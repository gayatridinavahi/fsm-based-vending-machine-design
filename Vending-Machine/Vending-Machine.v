==> flow/design.v <==
module hw24 (
    input clk, rst, wr, rd,
    input [7:0] din,
    output reg [7:0] dout,
    output reg [3:0] wrptr, rdptr,
    output reg almostfull, almostempty
);
reg [7:0] Box1, Box2, Box3, Box4, Box5, Box6, Box7, Box8, Box9, Box10;
enum {EMP,PAR,FUL} state;
wire [3:0] wrnext,rdnext;
wire s1;
assign s1=(wrnext==rdnext);
assign almostfull = (state==PAR) && ((wrptr==8 || wrptr==9 || wrptr==10) || (rdptr==2 || rdptr==3 || rdptr==4));
assign almostempty = (state==PAR) && ((rdptr==8 || rdptr==9 | rdptr==10) || ((wrnext==3 || wrnext==4 || wrnext==5) && dout==0));
always @(posedge clk or posedge rst)
begin
	if (rst) state<=EMP;
	else
	case(state)
	EMP: state<= wr ? PAR : EMP;
	PAR: if (rd) 
			state<= (rdnext==wrptr) ? EMP : PAR;
		else
			begin
			if (wr) 
			state <= s1 ? FUL : PAR;
			else state <= PAR;
			end
	FUL: state <= rd ? PAR : FUL;
	endcase
end
always @(posedge clk or posedge rst)
begin
	if (rst) wrptr<=1;
	else 
	case (state) 
	EMP,PAR: wrptr <= wr ? wrnext : wrptr;
	FUL: wrptr<=wrptr;
	endcase
end
assign wrnext = wrptr==10 ? 1 : (wrptr+1);
assign rdnext = rdptr==10 ? 1 : (rdptr+1);
always @(posedge clk or posedge rst)
begin
	if (rst) rdptr<=1;
	else 
	case (state) 
	FUL,PAR: rdptr<= rd ? (rdnext) : rdptr;
	EMP: rdptr <= rdptr;
	endcase
end
always @(posedge clk or posedge rst)
begin
	if (rst) Box1<= 0;
	else 
	case (state) 
	EMP,PAR: if (wr && wrptr ==1) Box1<=din;
	endcase
end
always @(posedge clk or posedge rst)
begin
	if (rst) Box2<= 0;
	else 
	case (state) 
	EMP,PAR: if (wr && wrptr ==2) Box2<=din;
	endcase
end
always @(posedge clk or posedge rst)
begin
	if (rst) Box3<= 0;
	else 
	case (state) 
	EMP,PAR: if (wr && wrptr ==3) Box3<=din;
	endcase
end
always @(posedge clk or posedge rst)
begin
	if (rst) Box4<= 0;
	else 
	case (state) 
	EMP,PAR: if (wr && wrptr ==4) Box4<=din;
	endcase
end
always @(posedge clk or posedge rst)
begin
	if (rst) Box5<= 0;
	else 
	case (state) 
	EMP,PAR: if (wr && wrptr ==5) Box5<=din;
	endcase
end
always @(posedge clk or posedge rst)
begin
	if (rst) Box6<= 0;
	else 
	case (state) 
	EMP,PAR: if (wr && wrptr ==6) Box6<=din;
	endcase
end
always @(posedge clk or posedge rst)
begin
	if (rst) Box7<= 0;
	else 
	case (state) 
	EMP,PAR: if (wr && wrptr ==7) Box7<=din;
	endcase
end
always @(posedge clk or posedge rst)
begin
	if (rst) Box8<= 0;
	else 
	case (state) 
	EMP,PAR: if (wr && wrptr ==8) Box8<=din;
	endcase
end
always @(posedge clk or posedge rst)
begin
	if (rst) Box9<= 0;
	else 
	case (state) 
	EMP,PAR: if (wr && wrptr ==9) Box9<=din;
	endcase
end
always @(posedge clk or posedge rst)
begin
	if (rst) Box10<= 0;
	else 
	case (state) 
	EMP,PAR: if (wr && wrptr ==10) Box10<=din;
	endcase
end
always @(posedge clk or posedge rst)
begin
	if (rst) dout<=8'b0;
	else 
	case(state) 
	PAR,FUL: 
		if(rd)
		begin
		case(rdptr)
		1: dout<=Box1;
		2: dout<=Box2;
		3: dout<=Box3;
		4: dout<=Box4;
		5: dout<=Box5;
		6: dout<=Box6;
		7: dout<=Box7;
		8: dout<=Box8;
		9: dout<=Box9;
		10: dout<=Box10;
		endcase
		end
	else dout<=dout;
	endcase
end
endmodule
### Tool chain data of hw24

Tool output for the design above, in the order of the flow.
Lines are those of the file above, counted from 1.
Operators: Yosys type, input widths -> output width; for muxes data width and select width s.
Not given: n/a

| inputs | value |
|---|---|
| design top | hw24 |
| clock input | clk |
| library | sky130hd |
| corner | tt_025C_1v80 |

### Word level

Yosys after proc, flatten, opt, wreduce and memory -nomap, before mapping. Memory bits, and registers merged into a memory's read port (data or address), are not among the register bits. Print and check cells are not counted. Equal cells are merged and count once.

| bit counts | value |
|---|---|
| register bits after elaboration | 128 |
| output and inout port bits | 18 |

| cells by class | value |
|---|---|
| bitwise operators | 1 |
| mux-type cells | 10 |
| add/sub/neg operators | 2 |
| eq/ne operators | 27 |
| reductions and logical operators | 41 |

Operators by type and width:

| operator | number |
|---|---|
| $pmux 32 s3 | 1 |
| $pmux 8 s10 | 1 |
| $eq 4x3->1 const B | 10 |
| $eq 32x1->1 const B | 1 |
| $eq 32x2->1 const B | 1 |
| $logic_not 32->1 | 1 |
| $reduce_and 2->1 | 12 |
| $eq 4x4->1 const B | 6 |
| $eq 4x2->1 const B | 5 |
| $logic_and 1x1->1 | 13 |
| $reduce_bool 10->1 | 1 |
| $logic_or 1x1->1 | 9 |
| $add 4x1->4 const B | 2 |
| $eq 4x1->1 const B | 2 |
| $eq 4x4->1 | 2 |
| $logic_not 8->1 | 1 |
| $mux 4 | 2 |
| $mux 2 | 4 |
| $reduce_or 2->1 | 2 |
| $reduce_and 3->1 | 1 |
| $reduce_bool 3->1 | 1 |
| $mux 1 | 2 |
| $or 1x1->1 | 1 |

### Depth

Depth = most cells in a row (Yosys ltp): at word level without a register or memory, in the mapped netlist without a sequential cell, where the memories' decode and read muxes count.

| logic depth | value |
|---|---|
| word-level depth | 8 |
| ABC_AREA | 0 |
| mapped depth | 8 |
| gate-level depth less buffers | 5 |

### Synthesis result

Source: synth_stat.txt of the flow (Yosys; design flattened, memories mapped). It holds for the ABC_AREA given above (unset counts as 0); a run with the other value may have another netlist.
Totals and module areas in this step are rounded.

| mapped netlist | value |
|---|---|
| mapped area | 4950 µm² |
| buffers | 34 |
| standard cells after synthesis | 437 |
| flip-flops | 99 |

Cells by type:

| cell | number |
|---|---|
| sky130_fd_sc_hd__dfrtp_1 | 96 |
| sky130_fd_sc_hd__mux2_2 | 86 |
| sky130_fd_sc_hd__a21oi_1 | 26 |
| sky130_fd_sc_hd__nand2_1 | 26 |
| sky130_fd_sc_hd__o21ai_0 | 18 |
| sky130_fd_sc_hd__dfstp_2 | 3 |
| sky130_fd_sc_hd__nor2b_1 | 12 |
| sky130_fd_sc_hd__a221oi_1 | 8 |
| sky130_fd_sc_hd__nor2_1 | 18 |
| sky130_fd_sc_hd__buf_2 | 13 |
| sky130_fd_sc_hd__o31ai_1 | 8 |
| sky130_fd_sc_hd__nand2b_1 | 8 |
| sky130_fd_sc_hd__nor3_1 | 9 |
| sky130_fd_sc_hd__a32oi_1 | 5 |
| sky130_fd_sc_hd__xor2_1 | 5 |
| sky130_fd_sc_hd__buf_1 | 10 |
| sky130_fd_sc_hd__a22oi_1 | 4 |
| sky130_fd_sc_hd__inv_1 | 8 |

Other cell types: 39; their cells: 74.

### Worst setup path after synthesis

Path of least setup slack by OpenSTA after synthesis, without wires, with an ideal clock, recovery checks aside; 20% of the period is set as input and as output delay. Where synthesis merged equal registers, the netlist keeps one of their names.

| timing after synthesis | value |
|---|---|
| path type | reg-to-output |
| from | register rdptr[0] |
| to | output almostfull |
| arrival | 1555 ps |
| driving pins on the path | 7 |
| delay of the path | 1555 ps |
| path buffers | 3 |
| path slack | 541 ps |
| data required time | 2096 ps |
| launch time at the first pin | 0 ps |
| period | 2620 ps |
| period reached after synthesis | 2079 ps |

"delay of the path" = arrival - input delay + setup time.
At an output port there is no setup time.
"driving pins on the path" counts driving pins, that of a launching flip-flop among them; a cell with two outputs on the path counts twice.
"period reached after synthesis" is the clock period less the worst setup slack; recovery checks do not enter. This is arithmetic on one report: input and output delays are still those of the set period (20% each).
Between the ends stands the longest chain of elaborated cells between them, by number of cells; it is not shown to be the way that was timed. Of several equally long chains one is given.
Each line given opens the expression or statement behind the cell; cells for indexed reads and writes are added by Yosys, which also makes memories of some case tables.
At most two assigning lines are given for a register; there are more.

| on the way, after synthesis | value |
|---|---|
| cells stage by stage | sky130_fd_sc_hd__dfstp_2 > sky130_fd_sc_hd__buf_2 > sky130_fd_sc_hd__buf_2 > sky130_fd_sc_hd__buf_1 > sky130_fd_sc_hd__nor3_1 > sky130_fd_sc_hd__o21ai_0 > sky130_fd_sc_hd__a21oi_1 |
| length of the longest elaborated chain | 5 |

RTL lines, path after synthesis:

| what | RTL line | source |
|---|---|---|
| start: declaration | 5 | `output reg [3:0] wrptr, rdptr,` |
| start: assignment | 48 | `FUL,PAR: rdptr<= rd ? (rdnext) : rdptr;` |
| start: assignment | 49 | `EMP: rdptr <= rdptr;` |
| $eq 4x2->1 | 13 | `assign almostfull = (state==PAR) && ((wrptr==8 \|\| wrptr==9 \|\| wrptr==10) \|\| (rdptr==2 \|\| rdptr==3 \|\| rdptr==4) ...` |
| $logic_or 1x1->1 (3 in a row) | 13 |  |
| $logic_and 1x1->1 | 13 |  |
| end: declaration | 6 | `output reg almostfull, almostempty` |

### Path in the finished layout

Path of least setup slack in the final report of run 1 (OpenROAD, finished layout, wires in). Where an end is a register, its clock arrival counts in the times.
The report prints the path's times to 10 ps; the period is as set.

| timing post-layout | value |
|---|---|
| path type | reg-to-output |
| from | register rdptr[1] |
| to | output rdptr[1] |
| path slack | 60 ps |
| path buffers | 3 |
| data required time | 1780 ps |
| driving pins on the path | 4 |
| period | 2220 ps |
| launch time at the first pin | 350 ps |
| arrival | 1720 ps |

At most two assigning lines are given for a register; there are more.

| on the way, post-layout | value |
|---|---|
| cells stage by stage | sky130_fd_sc_hd__dfrtp_2 > sky130_fd_sc_hd__buf_12 > sky130_fd_sc_hd__buf_4 > sky130_fd_sc_hd__clkdlybuf4s50_1 |
| length of the longest elaborated chain | 0 |

RTL lines, path post-layout:

| what | RTL line | source |
|---|---|---|
| start: declaration | 5 | `output reg [3:0] wrptr, rdptr,` |
| start: assignment | 48 | `FUL,PAR: rdptr<= rd ? (rdnext) : rdptr;` |
| start: assignment | 49 | `EMP: rdptr <= rdptr;` |
| end: declaration | 5 |  |

Subject: flow runs of hw24

Hi,

Module hw24, platform sky130hd: 2 stored runs of the flow (Yosys, OpenROAD) with differing settings, in no particular order. Input and output delays are each 20% of the period that was set; the output load is 0.01 pF.
"time used up by the worst setup path": the worst setup path's part of the clock period (all of it between registers, 20% less for each end at a port) less its slack. A launch clock that arrives late makes it longer, a capture clock that arrives late makes it shorter.
"time used up by the worst setup path" is known to 10 ps.
Measured values are rounded.

#### Run 1

| setting | value |
|---|---|
| period_ns | `2.22` |
| CORE_UTILIZATION | `15` |
| CAP_MARGIN | `20` |
| CORE_MARGIN | `2` |
| SLEW_MARGIN | `20` |

| result | value |
|---|---|
| synthesis area | 4950 µm² |
| die area | 34500 µm² |
| area of the standard cells in the finished layout | 6410 µm² |
| utilization | 19.7 % |
| setup slack of the worst path | 56 ps |
| summed negative setup slack | 0 ps |
| time used up by the worst setup path | 1720 ps |
| worst path kind | reg-to-output |

#### Run 2

| setting | value |
|---|---|
| period_ns | `1.7` |
| CORE_UTILIZATION | `49` |
| SETUP_SLACK_MARGIN | `0.33` |
| PLACE_DENSITY_LB_ADDON | `0.24` |
| GPL_TIMING_DRIVEN | `0` |
| CAP_MARGIN | `20` |
| CORE_MARGIN | `2` |
| SLEW_MARGIN | `20` |

| result | value |
|---|---|
| synthesis area | 4950 µm² |
| die area | 10900 µm² |
| area of the standard cells in the finished layout | 7460 µm² |
| utilization | 76.4 % |
| setup slack of the worst path | -481 ps |
| summed negative setup slack | -12100 ps |
| time used up by the worst setup path | 2180 ps |
| worst path kind | reg-to-reg |

Regards
